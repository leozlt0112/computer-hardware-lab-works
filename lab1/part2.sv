==> flow/design.v <==
module top 
(
    input                     clk,
    input                     reset,
    input                     enter,
    input               [7:0] guess,
    output                    dp_over,
    output                    dp_under,
    output                    dp_equal,
	output              [3:0] dp_tries,
	output              [7:0] actual
);
	logic over;
	logic under;
	logic equal;
	logic guessbool;
	logic dp_inc_actual;
	logic dp_dec_guess;
	datapath the_datapath
	(
		.clk(clk),
		.reset(reset),
		.i_guess(guess),
		.i_inc_actual(dp_inc_actual),
		.i_dec_actual(dp_dec_guess),
		.o_over(over),
		.o_under(under),
		.o_equal(equal),
		.o_noguess(guessbool),
        .actual(actual),
		.tries(dp_tries)
	);
	logic ctrl_update_leds;
	control the_control
	(
		.clk(clk),
		.reset(reset),
		.i_enter(enter),
		.o_inc_actual(dp_inc_actual),
		.o_dec_actual(dp_dec_guess),
		.i_over(over),
		.i_under(under),
		.i_equal(equal),
		.i_no_more_guess(guessbool),
		.o_update_leds(ctrl_update_leds)
	);
	led_ctrl ledc_under(clk, reset, under, ctrl_update_leds, dp_under);
	led_ctrl ledc_over(clk, reset, over, ctrl_update_leds, dp_over);
	led_ctrl ledc_equal(clk, reset, equal, ctrl_update_leds, dp_equal);
endmodule
module control
(
	input clk,
	input reset,
	input i_enter,
	output logic o_inc_actual,
	output logic o_dec_actual,
	input i_over,
	input i_under,
	input i_equal,
	input i_no_more_guess,
	output logic o_update_leds
);
enum int unsigned
{
	S_GEN_RAND,
	S_CHECK,
	S_WAIT_NOENTER,
	S_WAIT_ENTER,
	S_END
} state, nextstate;
always_ff @ (posedge clk or posedge reset) begin
	if (reset) state <= S_GEN_RAND;
	else state <= nextstate;
end
always_comb begin
	nextstate = state;
	o_inc_actual = 1'b0;
	o_update_leds = 1'b0;
	o_dec_actual =1'b0;
	case (state)
		S_GEN_RAND: begin 
					o_inc_actual = 1'b1;
					nextstate=S_WAIT_ENTER;
		end
		S_WAIT_ENTER: begin 
					if(!i_enter) nextstate=S_WAIT_ENTER;
					else if (i_enter) nextstate = S_CHECK;
					o_inc_actual = 1'b1;
		end  
		S_CHECK: begin 
				if(i_equal) nextstate=S_END;		
				else if(i_over) nextstate=S_WAIT_NOENTER;
				else if(i_under) nextstate=S_WAIT_NOENTER;
				o_update_leds = 1'b1;
				o_dec_actual = 1'b1;
		end 
		S_WAIT_NOENTER: begin 
					if(i_no_more_guess) nextstate=S_END;
					else begin 
						if(!i_enter) nextstate=S_WAIT_NOENTER;
						else if (i_enter) nextstate = S_CHECK;
					end
		end
		S_END: begin 
				nextstate=S_END;
		end 
	endcase
end
endmodule
module datapath
(
	input clk,
	input reset,
	input [7:0] i_guess,
	input i_inc_actual,
	input i_dec_actual,
	output o_over,
	output o_under,
	output o_equal,
	output o_noguess,
	output logic [7:0] actual,
	output logic [3:0] tries
);
always_ff @ (posedge clk or posedge reset) begin 
	if (reset) begin 
			actual <= '0;
				tries <=4'd7;
    end				
	else begin
		if (i_inc_actual) begin 
			actual <= actual + 8'd1;
		end 
		if (i_dec_actual) begin 
			tries <= tries - 4'd1;
		end
	end 
end 
assign o_over = i_guess > actual;
assign o_equal= i_guess == actual;
assign o_under = i_guess <actual;
assign o_noguess = tries ==0; 
endmodule
module led_ctrl
(
	input clk,
	input reset,
	input i_val,
	input i_enable,
	output logic o_out
);
always_ff @ (posedge clk or posedge reset) begin
	if (reset) o_out <= '0;
	else if (i_enable) o_out <= i_val;
end
endmodule
# Tool chain data of top
# What the tools print for top, step after step.
# Lines are those of the file above, counted from 1.
# Library cell names are shortened.
setup:
  top: "top"
  clk_port: "clk"
  cell_library: "sky130hd"
  lib_corner: "tt_025C_1v80"

# Elaborated design
# Counts by Yosys on the flattened word-level netlist (proc, flatten, opt, wreduce; memories kept). Register bits leave out memories and registers merged into their read ports (data or address). Print and check cells are left out. Cells with the same type and inputs are merged into one.
classes:
  reduce_and_logical: 5
  addsub: 2
  n_eq: 6
  muxes: 9
  compare: 2
ops:
  columns: ["op", "n"]
  rows:
  - ["parallel mux 32 bit (select 5 bit)", 1]
  - ["2-to-1 mux 32 bit", 4]
  - ["== test 32 x 2 -> 1 bit with constant B", 2]
  - ["== test 32 x 1 -> 1 bit with constant B", 1]
  - ["== test 32 x 3 -> 1 bit with constant B", 1]
  - ["logical NOT 32 bit", 1]
  - ["adder 8 x 1 -> 8 bit with constant B", 1]
  - ["> comparator 8 bit", 1]
  - ["less-than comparator 8 bit", 1]
  - ["== test 8 bit", 1]
  - ["nonzero test 5 bit", 1]
  - ["subtractor 4 x 1 -> 4 bit with constant B", 1]
  - ["inequality test 4 bit with constant B", 1]
  - ["logical NOT 4 bit", 1]
  - ["2-to-1 mux 2 bit", 2]
  - ["AND reduction 2 bit", 1]
  - ["OR reduction 2 bit", 1]
  - ["2-to-1 mux 1 bit", 2]
word_totals:
  register_bits: 47
  output_inout_bits: 15
  wordCells: 30

# Depth
# Yosys ltp: most cells in a row. Word level: on the elaborated netlist, between registers, memories and ports. Mapped: between sequential cells and ports; inverters and the memories' decode and read muxes count.
logic_depth:
  depth_word: 5
  abc_area: 0
  ltp_mapped: 6

# Mapped cells and area
# Yosys stat after the flow's synthesis: flattened, memories mapped to cells. It holds for the ABC_AREA given above (unset counts as 0); a run with the other value may have another netlist.
by_type:
  columns: ["cell", "n"]
  rows:
  - ["dfrtp_1", 15]
  - ["ha_1", 10]
  - ["dfstp_2", 4]
  - ["xnor2_1", 8]
  - ["inv_1", 14]
  - ["a21oi_1", 5]
  - ["nor3_2", 2]
  - ["nand2_1", 5]
  - ["nor2_1", 5]
  - ["xor2_1", 2]
  - ["nand4_1", 2]
  - ["mux2_2", 1]
  - ["o221a_2", 1]
  - ["or3_4", 1]
  - ["o21ai_0", 2]
  - ["a21o_2", 1]
  - ["o2111ai_1", 1]
  - ["o21ai_2", 1]
# Other cell types: 9; their cells: 9.
synth_totals:
  buf_cells: 1
  stdcells: 89
  seqArea_um2: 480.5
  ff_cells: 19
  area_um2: 967.2
# By module: a second synthesis without flattening, with its own total; a netlist apart from the flattened one above.
unflattened:
  hier_cells: 95
  hier_area_um2: 1048.5
# Each row is one instance without its submodules.
by_module:
  columns: ["mod", "mod_seq_area_um2", "cells", "area_um2", "n_inst"]
  rows:
  - ["datapath", 304.0, 70, 721.9, 1]
  - ["control", 101.3, 16, 195.2, 1]
  - ["led_ctrl", 25.0, 3, 43.8, 3]
  - ["top", 0.0, 0, 0.0, 1]

# Path before layout
# Path of least setup slack by OpenSTA after synthesis, without wires, with an ideal clock, recovery checks aside; 20% of the period is set as input and as output delay. Where synthesis merged equal registers, the netlist keeps one of their names.
synth_timing:
  path_type: "input-to-reg"
  from: "input port guess[7]"
  to: "register ledc_over.o_out"
  path_stages: 4
  required_ns: 2.137
  path_delay_ns: 0.998
  path_slack_ns: 0.810
  arrival_ns: 1.327
  tclk_ns: 2.26
  setup_time_ns: 0.123
  launch_ns: 0.452
  period_less_setup_slack_ns: 1.45
# "path_delay_ns" = arrival - input delay + setup time.
# "path_stages" counts driving pins, that of a launching flip-flop among them; a cell with two outputs on the path counts twice.
# "period_less_setup_slack_ns" is the clock period less the worst setup slack; recovery checks do not enter. This is arithmetic on one report: input and output delays are still those of the set period (20% each).
# Between the ends stands the longest chain of elaborated cells between them, by number of cells; it is not shown to be the way that was timed. Of several equally long chains one is given.
# Each line given opens the expression or statement behind the cell; cells for indexed reads and writes are added by Yosys, which also makes memories of some case tables.
synth_between:
  path_cell_list: "ha_1 a211oi_1 o21ai_0 o221a_2"
  elab_chain_len: 1
  cone_cells: 1
  cone_lines: 1
  classes_between: "1 x compare"
synth_lines:
  columns: ["element", "line_no", "rtl"]
  rows:
  - ["start: declaration", 6, "input               [7:0] guess,"]
  - ["> comparator 8 bit", 139, "assign o_over = i_guess > actual;"]
  - ["end: assignment", 153, "if (reset) o_out <= '0;"]
  - ["end: assignment", 154, "else if (i_enable) o_out <= i_val;"]
  - ["end: declaration", 150, "output logic o_out"]

# Worst path after layout
# From the final timing report of job 2: the path of least setup slack in the routed layout; clock arrival at registers is part of the times.
layout_timing:
  path_type: "reg-to-output"
  from: "register the_datapath.tries[2]"
  to: "output port dp_tries[2]"
  arrival_ns: 1.37
  launch_ns: 0.26
  path_slack_ns: 0.05
  out_delay_ns: 0.36
  path_stages: 2
  required_ns: 1.42
  tclk_ns: 1.78
layout_between:
  path_cell_list: "dfstp_2 clkdlybuf4s50_1"
  elab_chain_len: 0
  cone_cells: 0
  cone_lines: 0
layout_lines:
  columns: ["element", "line_no", "rtl"]
  rows:
  - ["start: declaration", 123, "output logic [3:0] tries"]
  - ["start: assignment", 128, "tries <=4'd7;"]
  - ["start: assignment", 135, "tries <= tries - 4'd1;"]
  - ["end: declaration", 10, "output [3:0] dp_tries,"]

# Stored flow runs of top (2 of them; Yosys, OpenROAD, sky130hd). They differ in their settings and are not a sequence. Constraints: input delay and output delay 20% of the set period each, output load 0.01 pF.
# "timing.achieved_period_ns": clock period set for the run, less the worst setup slack. It is reckoned from that one timing run; input and output delays stay at 20% of the period that was set.
# By "worst_path_allowed_less_slack_ns" is meant the share of the clock period that the worst setup path is allowed (20% is reserved at inputs, 20% at outputs), minus its slack. Clock arrival times at its registers enter into it.
# "final_power_mw" rests on the timing tool's default activity at the inputs, not on a simulated workload.
runs:
  - name: "job 1"
    settings:
      period_ns: 1.18
      CORE_UTILIZATION: 69
      SETUP_SLACK_MARGIN: 0.0
      PLACE_DENSITY_LB_ADDON: 0.27
      CORE_MARGIN: 5
      CELL_PAD_IN_SITES_GLOBAL_PLACEMENT: 3
      ABC_AREA: 1
      CTS_CLUSTER_SIZE: 35
      CAP_MARGIN: 25
      SLEW_MARGIN: 20
    outcome: "not finished: placement ended with error FLW-0024"
  - name: "job 2"
    settings:
      period_ns: 1.78
      CORE_UTILIZATION: 15
      CORE_MARGIN: 8
      CELL_PAD_IN_SITES_GLOBAL_PLACEMENT: 0
      CELL_PAD_IN_SITES_DETAIL_PLACEMENT: 0
      GPL_TIMING_DRIVEN: 0
      CAP_MARGIN: 35
      SLEW_MARGIN: 0
      MAX_ROUTING_LAYER: "met4"
    results:
      ws_setup_ns: 0.053
      synthesis_area_um2: 967.2
      worst_path_allowed_less_slack_ns: 1.37
      path_kind: "reg-to-output"
      final_setup_tns_ns: 0.000
      final_power_mw: 1.969
      timing.achieved_period_ns: 1.727
      cell_area_final_um2: 1362.6
      final_die_area_um2: 9273.7
      layout_utilization_pct: 21.7
      final_hold_ws_ns: 0.502
